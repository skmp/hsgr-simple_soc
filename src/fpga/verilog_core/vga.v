==> flow/design.v <==
`timescale 1ns / 1ps
module vga(CLK, I_RESET, O_VRAM_ADDR, I_VRAM_DATA, O_VSYNC, O_HSYNC, O_VIDEO_R, O_VIDEO_B, O_VIDEO_G);
	input CLK, I_RESET;
	output reg O_VSYNC;
	output reg O_HSYNC;
	output reg [3:0] O_VIDEO_R;
	output reg [3:0] O_VIDEO_B;
	output reg [3:0] O_VIDEO_G;
	input wire [2:0] I_VRAM_DATA;
	output wire [15:0] O_VRAM_ADDR;
	reg [9:0] pixel;  
	reg [9:0] line;   
	wire in_rgb = (pixel < 640) && (line < 480);
	wire in_window =	line >= ( (480-256)/2 ) && line < ( ( (480-256)/2 ) + 256 ) && 
							pixel >= ( (640-256)/2 ) && pixel < ( ( (640-256)/2 ) + 256 );
	assign O_VRAM_ADDR = in_window ? ( (line-( (480-256)/2 )) * 256 + (pixel-( (640-256)/2 )) ) : 0;
	always@ (posedge CLK)
	begin
		if (I_RESET == 1)
		begin
			line = 0;
			pixel = 0;
		end
		pixel = pixel + 1;
		if (pixel == 832)  
			pixel = 0;
		if (pixel == 0)
		begin
			line = line + 1;
			if (line == 520)
				line = 0;
		end
		O_HSYNC = (pixel >= 664 && pixel <= 703) ? 0 : 1;
		O_VSYNC = (line >= 489 && line <= 490) ? 0 : 1;
		if (in_rgb)
		begin
			if (in_window)
			begin
				O_VIDEO_R =  {4{I_VRAM_DATA[0]}};
				O_VIDEO_B =  {4{I_VRAM_DATA[1]}};
				O_VIDEO_G =  {4{I_VRAM_DATA[2]}};		
			end
			else
			begin
				O_VIDEO_R = 3 ;
				O_VIDEO_B = 3 ;
				O_VIDEO_G = 3 ;
			end
		end
		else
		begin
			O_VIDEO_R = 0;
			O_VIDEO_B = 0;
			O_VIDEO_G = 0;
		end
	end
endmodule
# == Step by step through the tools: vga ==
# What the tools print for vga, step after step.
# Line numbers count from 1 in the design file above.
# Cell names lack the library's common part.
# The mark -- stands for no value.
# inputs
top_module,vga
clk_port,CLK
cell_library,sky130hd
pvt_corner,tt_025C_1v80

# == Word-level counts ==
# Yosys after proc, flatten, opt, wreduce and memory -nomap, before mapping. Enables and synchronous resets that opt folds into registers are not counted as muxes. Memory bits, and registers merged into a memory's read port (data or address), are not among the register bits. Print and check cells are not counted. Equal cells are merged and count once.
# classes
n_mul,0
add_sub_neg,5
n_shift,0
n_cmp,10
div_mod_pow,0
eq_ne,2
n_mux,11
n_logic,0
reduce_and_logical,8
# op_table
op,n
two-way mux 10 bit,5
less-than comparator 10 x 9 -> 1 bit with constant B,3
adder 10 x 1 -> 10 bit with constant B,2
== test 10 bit with constant B,2
adder 16 x 11 -> 16 bit,1
two-way mux 16 bit,1
subtractor 10 x 8 -> 11 bit with constant B,1
>= comparator 10 bit with constant B,1
less-or-equal comparator 10 bit with constant B,1
less-than comparator 10 bit with constant B,1
>= comparator 10 x 7 -> 1 bit with constant B,1
>= comparator 10 x 8 -> 1 bit with constant B,1
>= comparator 10 x 9 -> 1 bit with constant B,1
less-or-equal comparator 10 x 9 -> 1 bit with constant B,1
zero test 10 bit,1
subtractor 8 x 7 -> 8 bit with constant B,1
logical AND 1 bit,6
two-way mux 2 bit,3
AND reduction 2 bit,1
two-way mux 1 bit,2
# word_totals
output_inout_bits,30
register_bits,31
in_bits,5
mem_count,0
word_cells,46
ramBits,0
romBits,0
latchBits,0
clocked_rd_ports_x_width,0

# == Logic depth ==
# Longest topological path by Yosys (ltp), each cell counted once; first at word level (registers and memories cut), then after technology mapping (sequential cells cut; the memories' decode and read muxes count).
# depth
depth_word,9
ABC_AREA,0
depth_mapped,13
ltp_nobuf,12

# == Synthesis result ==
# Yosys stat after the flow's synthesis: flattened, memories mapped to cells. It holds for the ABC_AREA given above (unset counts as 0); a run with the other value may have another netlist.
# mapped
mapped_cells,270
ffs,28
sequential_area_um2,560.5
n_buf,24
mapped_area_um2,2137.0
# by_type
cell_type,n,type_area_um2
dfxtp_1,28,560.538
xnor2_1,19,166.41
ha_1,13,162.656
nor2_1,32,120.115
xor2_1,11,96.342
and2_1,12,75.072
nor2b_1,10,62.56
nand2_1,16,60.058
a21oi_1,9,45.043
buf_4,6,45.043
inv_1,12,45.043
nand3_1,9,45.043
o21ai_0,9,45.043
nor4_1,6,37.536
clkbuf_1,9,33.782
mux2_2,3,33.782
a21o_1,4,30.029
buf_2,6,30.029
# Other cell types: 35; their cells: 56.

# == Path before layout ==
# OpenSTA on the mapped netlist: ideal clock, no wires. The path of least setup slack (recovery checks aside). Input and output delay are each 20% of the period. Register names are those of the netlist, which keeps one name where synthesis merged equal registers.
# synth_timing
path_kind,input-to-reg
start,input I_RESET
end,register line[9]
in_delay_ns,0.662
driving_pins,13
arrival_ns,3.338
path_delay_ns,2.747
period_ns,3.31
setup_time_ns,0.071
slack_ns,-0.098
n_path_buf,4
launch_ns,0.662
t_required_ns,3.239
period_less_setup_slack_ns,3.408
# "path_delay_ns" is the arrival time less input delay plus setup time.
# "driving_pins" counts driving pins, that of a launching flip-flop among them; a cell with two outputs on the path counts twice.
# "period_less_setup_slack_ns" is the clock period less the worst setup slack; recovery checks do not enter. This is arithmetic on one report: input and output delays are still those of the set period (20% each).
# The rows between start and end are the longest chain of elaborated cells between them; the timing report does not say that the signal goes this way. Where chains are equally long, one stands for them.
# A line is the first line of the expression or statement that the cell stems from. Yosys adds cells for indexed reads and writes and turns some case tables into memories.
# At most two assigning lines are given for a register; there are more.
# synth_between
path_cell_list,clkbuf_1 -> buf_1 -> nor2b_1 -> ha_1 -> and3b_1 -> and4_1 -> mux2i_1 -> a221o_1 -> buf_2 -> or2_0 -> clkbuf_2 -> or3_1 -> a21oi_1
elab_chain_len,6
cells_between,10
lines_between,6
cone_classes,add/sub: 2; eq/ne: 2; mux: 5; reduce/logical: 1
# synth_rtl
element,line_no,source
from (decl),3,"input CLK, I_RESET;"
two-way mux 10 bit,19,if (I_RESET == 1)
adder 10 x 1 -> 10 bit,24,pixel = pixel + 1;
== test 10 bit,25,if (pixel == 832)
two-way mux 10 bit,25,
zero test 10 bit,27,if (pixel == 0)
two-way mux 10 bit,27,
to (assign),29,line = line + 1;
to (assign),31,line = 0;
to (decl),12,reg [9:0] line;

# == Worst path after layout ==
# Path of least setup slack in the final report of flow run B (OpenROAD, finished layout, wires in). Where an end is a register, its clock arrival counts in the times.
# layout_timing
path_kind,reg-to-output
start,register pixel[6]
end,output O_VRAM_ADDR[15]
launch_ns,0.28
t_required_ns,1.82
arrival_ns,2.51
driving_pins,13
out_delay_ns,0.46
slack_ns,-0.69
period_ns,2.28
n_path_buf,2
# The rows between start and end are the longest chain of elaborated cells between them; the timing report does not say that the signal goes this way. Where chains are equally long, one stands for them.
# At most two assigning lines are given for a register; there are more.
# layout_between
path_cell_list,dfxtp_4 -> buf_12 -> a21oi_4 -> xnor2_2 -> ha_1 -> a21o_1 -> a21o_1 -> a21o_1 -> a21oi_2 -> o21bai_1 -> a21oi_1 -> mux2i_1 -> buf_2
elab_chain_len,4
cells_between,7
lines_between,3
cone_classes,add/sub: 2; compare: 2; mux: 1; reduce/logical: 2
# layout_rtl
element,line_no,source
from (decl),11,reg [9:0] pixel;
from (assign),22,pixel = 0;
from (assign),24,pixel = pixel + 1;
>= comparator 10 x 8 -> 1 bit,15,pixel >= ( (640-256)/2 ) && pixel < ( ( (640-256)/2 ) + 256 );
logical AND 1 bit x2,14,wire in_window = line >= ( (480-256)/2 ) && line < ( ( (480-256)/2 ) + 256 ) &&
two-way mux 16 bit,16,assign O_VRAM_ADDR = in_window ? ( (line-( (480-256)/2 )) * 256 + (pixel-( (640-256)/2 )) ) : 0;
to (decl),10,output wire [15:0] O_VRAM_ADDR;

# 2 stored runs of vga in the flow (synthesis by Yosys, layout by OpenROAD, sky130hd cells), in arbitrary order. Constraints: input delay and output delay 20% of the set period each, output load 0.01 pF.
# "worst_path_allowed_less_slack_ns" = time allowed to the worst setup path (clock period - input delay - output delay, where it has them) - its slack; a late launch clock adds to it, a late capture clock takes from it.
# Settings: -- = not set for that run.
# Among the results, -- means that no value is shown for the run.
item,flow run A,flow run B
period_ns,3.62,2.28
CORE_UTILIZATION,71,15
PLACE_DENSITY_LB_ADDON,0.2,0.01
CORE_MARGIN,10,4
CELL_PAD_IN_SITES_DETAIL_PLACEMENT,1,1
MAX_ROUTING_LAYER,met5,met4
CAP_MARGIN,20,20
SLEW_MARGIN,20,35
CTS_CLUSTER_SIZE,--,41
CTS_CLUSTER_DIAMETER,--,341
ys_area_um2,--,2137.0
design_die_area_um2,--,16220.6
post_route_stdcell_area_um2,--,4006.3
ws_setup_ns,--,-0.685
worst_hold_slack_ns,--,0.661
worst_path_allowed_less_slack_ns,--,2.51
worst_path_kind,--,reg-to-output
# Flow run A: did not finish, placement stopped with DPL-0033
